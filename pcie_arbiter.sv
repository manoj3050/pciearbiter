==> flow/design.v <==
module pcie_arbiter(
    clk,
    rst_n,
    pci_req,
    pci_frame,
    pci_grnt
);
    parameter CHANNELS = 8;
    input                       clk;
    input                       rst_n;
    input [CHANNELS-1:0]        pci_req;
    input                       pci_frame;
    output reg [CHANNELS-1:0]   pci_grnt;
    reg     [1:0]               cstate;  
    reg     [1:0]               nstate;
    reg     [CHANNELS-1:0]      pci_grnt_n;
    reg                         req_granted;
    reg     [CHANNELS-1:0]      last_grant;
    reg     [3:0]               expire_counter;
    wire                        expired;
    assign expired = (expire_counter == 4'd15);
    always@(*) begin
        nstate = 2'd0;
        case(cstate)
            2'd0 : begin
                if(req_granted)
                    nstate = 2'd1;
                else
                    nstate = 2'd0;
            end
            2'd1 : begin
                nstate = 2'd2;
            end
            2'd2 : begin
                if(expired)
                    nstate = 2'd0;
                else if(pci_frame)
                    nstate = 2'd3;
                else
                    nstate = 2'd2;
            end
            2'd3 : begin
                if(pci_frame)
                    nstate = 2'd3;
                else
                    nstate = 2'd0;
            end
        endcase
    end
    always@(posedge clk or negedge rst_n) begin
        if(~rst_n)
            cstate <= 2'd0;
        else
            cstate <= nstate;
    end
    always@(posedge clk or negedge rst_n) begin
        if(~rst_n)
            expire_counter <= 4'd0;
        else
            if(cstate == 2'd2)
                expire_counter <= expire_counter + 4'd1;
            else
                expire_counter <= 4'd0;
    end
    always@(posedge clk or negedge rst_n) begin
        if(~rst_n)
            last_grant <= 8'd0;
        else
            if(cstate == 2'd1)
                last_grant <= pci_grnt_n;
    end
    always@(*) begin
        pci_grnt_n = 8'd0;
        if(cstate == 2'd0) begin
            if(pci_req[7] == 1'b1)
                pci_grnt_n = 8'b10000000;
            else if(pci_req[6] == 1'b1)
                pci_grnt_n = 8'b01000000;
            else if(pci_req[5] == 1'b1)
                pci_grnt_n = 8'b00100000;
            else begin
                if(~last_grant[4] & pci_req[4])
                    pci_grnt_n = 8'b00010000;
                else if(~last_grant[3] & pci_req[3])
                    pci_grnt_n = 8'b00001000;
                else if(~last_grant[2] & pci_req[2])
                    pci_grnt_n = 8'b00000100;
                else if(~last_grant[1] & pci_req[1])
                    pci_grnt_n = 8'b00000010;
                else if(~last_grant[0] & pci_req[0])
                    pci_grnt_n = 8'b00000001;
            end
        end
        else begin
            pci_grnt_n = pci_grnt;
        end
    end
    always@(posedge clk or negedge rst_n) begin
        if(~rst_n)
            pci_grnt <= 8'd0;
        else
            pci_grnt <= pci_grnt_n;
    end
    always@(*) begin
        if((cstate == 2'b0) & (pci_req != 8'd0 ))
            req_granted = 1'b1;
        else
            req_granted = 1'b0;
    end
endmodule
* From RTL to reports: pcie_arbiter
What the tools print for pcie_arbiter, step after step. Lines are those of the file above, counted from 1. Library cell names are shortened. A cell with n/a has no value.
Inputs: design top pcie_arbiter, clock clk, standard-cell library sky130hd, corner tt_025C_1v80

* Elaborated design
Counts by Yosys on the flattened word-level netlist (proc, flatten, opt, wreduce; memories kept). Register bits leave out memories and registers merged into their read ports (data or address); mux counts leave out enables and synchronous resets folded into registers. Print and check cells are left out. Cells with the same type and inputs are merged into one.
Bit counts: register bits after elaboration 19, latch bits 0, clocked read ports x word width 0, bits in writable memories 0, output and inout bits 8, bits in read-only memories 0, cells after elaboration 38, memories 0, input bits 11
Operators by class: $add $sub $neg 1, div/mod/pow operators 0, reductions and logical operators 2, magnitude comparators 0, shifts and indexed selects 0, multipliers 0, bitwise operators 11, equal/unequal tests 4, muxes and demuxes 16
Operators by type and width (number):
- two-way mux 8 bit | 2
- nonzero test 8 bit | 1
- parallel mux 2 bit (select 4 bit) | 1
- two-way mux 4 bit | 2
- two-way mux 7 bit | 1
- bitwise AND 1 bit | 6
- two-way mux 6 bit | 1
- two-way mux 2 bit | 3
- NOT 1 bit | 5
- two-way mux 5 bit | 1
- equality test 2 bit (second input constant) | 2
- adder 4 x 1 -> 4 bit (second input constant) | 1
- equality test 4 bit (second input constant) | 1
- two-way mux 1 bit | 4
- two-way mux 3 bit | 1
- equality test 2 x 1 -> 1 bit (second input constant) | 1
- zero test 2 bit | 1

* Depth
Longest topological path by Yosys (ltp), each cell counted once; first at word level (registers and memories cut), then after technology mapping (sequential cells cut; the memories' decode and read muxes count).
Logic depth: depth in word-level cells 11, ABC_AREA 0, gate-level depth with buffers 4, depth with buffers taken out 4

* Netlist
The flow's flattened synthesis, as Yosys stat reports it; memories are mapped. The netlist is that of the ABC_AREA named above (0 if unset); the other value can give another one. Totals and module areas in this step are rounded.
Cells by type:
- dfrtp_1 | number 20, area in all 500.48 sq um
- nand2b_1 | number 5, area in all 31.28 sq um
- nor2_1 | number 8, area in all 30.029 sq um
- dfstp_2 | number 1, area in all 26.275 sq um
- nor4b_4 | number 1, area in all 23.773 sq um
- inv_1 | number 6, area in all 22.522 sq um
- mux2_2 | number 2, area in all 22.522 sq um
- nand3b_1 | number 3, area in all 22.522 sq um
- a31oi_1 | number 3, area in all 18.768 sq um
- nor2b_1 | number 3, area in all 18.768 sq um
- o2bb2ai_1 | number 2, area in all 17.517 sq um
- nand2_1 | number 4, area in all 15.014 sq um
- nand3_1 | number 3, area in all 15.014 sq um
- o21ai_0 | number 3, area in all 15.014 sq um
- o31ai_1 | number 2, area in all 15.014 sq um
- ha_1 | number 1, area in all 12.512 sq um
- nand4_2 | number 1, area in all 12.512 sq um
- o31ai_2 | number 1, area in all 12.512 sq um
Other cell types: 11; their cells: 12.
Mapped netlist: buffers 1, mapped area 918 sq um, mapped flip-flops 21, area of sequential cells 527 sq um, standard cells after synthesis 81

* Worst setup path after synthesis
Source: OpenSTA report_checks on the synthesized netlist (no wires, ideal clock, input and output delay 20% of the period each), path of least setup slack; recovery checks are left aside. Register names are those of the netlist, which keeps one name where synthesis merged equal registers.
Timing post-synthesis: path kind register -> register, start point reg cstate, end point reg last_grant[0], time at the first pin 0.000 ns, setup time 0.092 ns, path buffers 0, delay of the path 1.339 ns, arrival time 1.247 ns, clock period 1.84 ns, stages on the path 4, slack 0.501 ns, data required time 1.748 ns, synthesis period reached 1.339 ns
"delay of the path" = arrival - input delay + setup time. "stages on the path" counts driving pins, that of a launching flip-flop among them; a cell with two outputs on the path counts twice. "synthesis period reached" is the clock period less the worst setup slack; recovery checks do not enter. This is arithmetic on one report: input and output delays are still those of the set period (20% each). Where an end lacks its bit number, it is one bit of the signal, or one of the new flip-flops if synthesis recoded a state register.
Between the ends, post-synthesis: cell sequence dfstp_2 > nor4b_4 > nand4_2 > o31ai_2
Ends and longest elaborated chain, post-synthesis:
- start: declaration | line 14 | reg     [1:0]               cstate;
- start: assignment | line 52 | cstate <= 2'd0;
- start: assignment | line 54 | cstate <= nstate;
- end: assignment | line 67 | last_grant <= 8'd0;
- end: assignment | line 70 | last_grant <= pci_grnt_n;
No chain of elaborated cells between the ends is given.

* Timing after layout
Path of least setup slack in the final report of stored run 1 (OpenROAD, finished layout, wires in). Where an end is a register, its clock arrival counts in the times.
Timing post-layout: path kind register -> output, start point reg pci_grnt[1], end point out pci_grnt[1], arrival time 1.24 ns, data required time 1.42 ns, clock period 1.77 ns, time at the first pin 0.30 ns, slack 0.17 ns, output delay 0.35 ns, stages on the path 2, path buffers 1
Between the ends, post-layout: cell sequence dfrtp_1 > clkdlybuf4s50_1, length of the longest elaborated chain 0, elaborated cells between the ends (all ways) 0, RTL lines with such cells 0
Ends and longest elaborated chain, post-layout:
- start: declaration | line 13 | output reg [CHANNELS-1:0]   pci_grnt;
- start: assignment | line 100 | pci_grnt <= 8'd0;
- start: assignment | line 102 | pci_grnt <= pci_grnt_n;
- end: declaration | line 13

Subject: flow runs of pcie_arbiter

Hi,

Record of 2 stored runs of the RTL-to-layout flow on pcie_arbiter, platform sky130hd. The runs are unordered. Constraints: input delay and output delay 20% of the set period each, output load 0.01 pF.
"achieved period": clock period set for the run, less the worst setup slack. It is reckoned from that one timing run; input and output delays stay at 20% of the period that was set.
"worst setup path time" means the part of the period allowed to the worst setup path (the constraints hold back 20% at inputs and 20% at outputs) less its slack; where the path has registers, the arrival times of their clocks count too.
"total power after layout": no workload was simulated; the value follows from the tool's default switching activity.
Values from the reports are rounded here.

* Stored run 1 | settings: period_ns 1.77; CAP_MARGIN 20; CORE_MARGIN 2; CORE_UTILIZATION 40; SLEW_MARGIN 20 | results: netlist area reported by Yosys 918 sq um; die area 2700 sq um; standard-cell area after layout 1170 sq um; setup slack of the worst path 0.174 ns; total power after layout 0.997 mW; achieved period 1.596 ns; worst setup path time 1.24 ns; critical path kind register -> output
* Stored run 2 | settings: period_ns 2.26; CORE_UTILIZATION 42; SETUP_SLACK_MARGIN 0.58; PLACE_DENSITY_LB_ADDON 0.07; CORE_MARGIN 3; GPL_ROUTABILITY_DRIVEN 1; MIN_ROUTING_LAYER met1; MAX_ROUTING_LAYER met4; CAP_MARGIN 20; SLEW_MARGIN 20 | results: netlist area reported by Yosys 918 sq um; die area 2780 sq um; standard-cell area after layout 1180 sq um; setup slack of the worst path 0.622 ns; total power after layout 0.773 mW; achieved period 1.638 ns; worst setup path time 1.19 ns; critical path kind input -> register

Regards
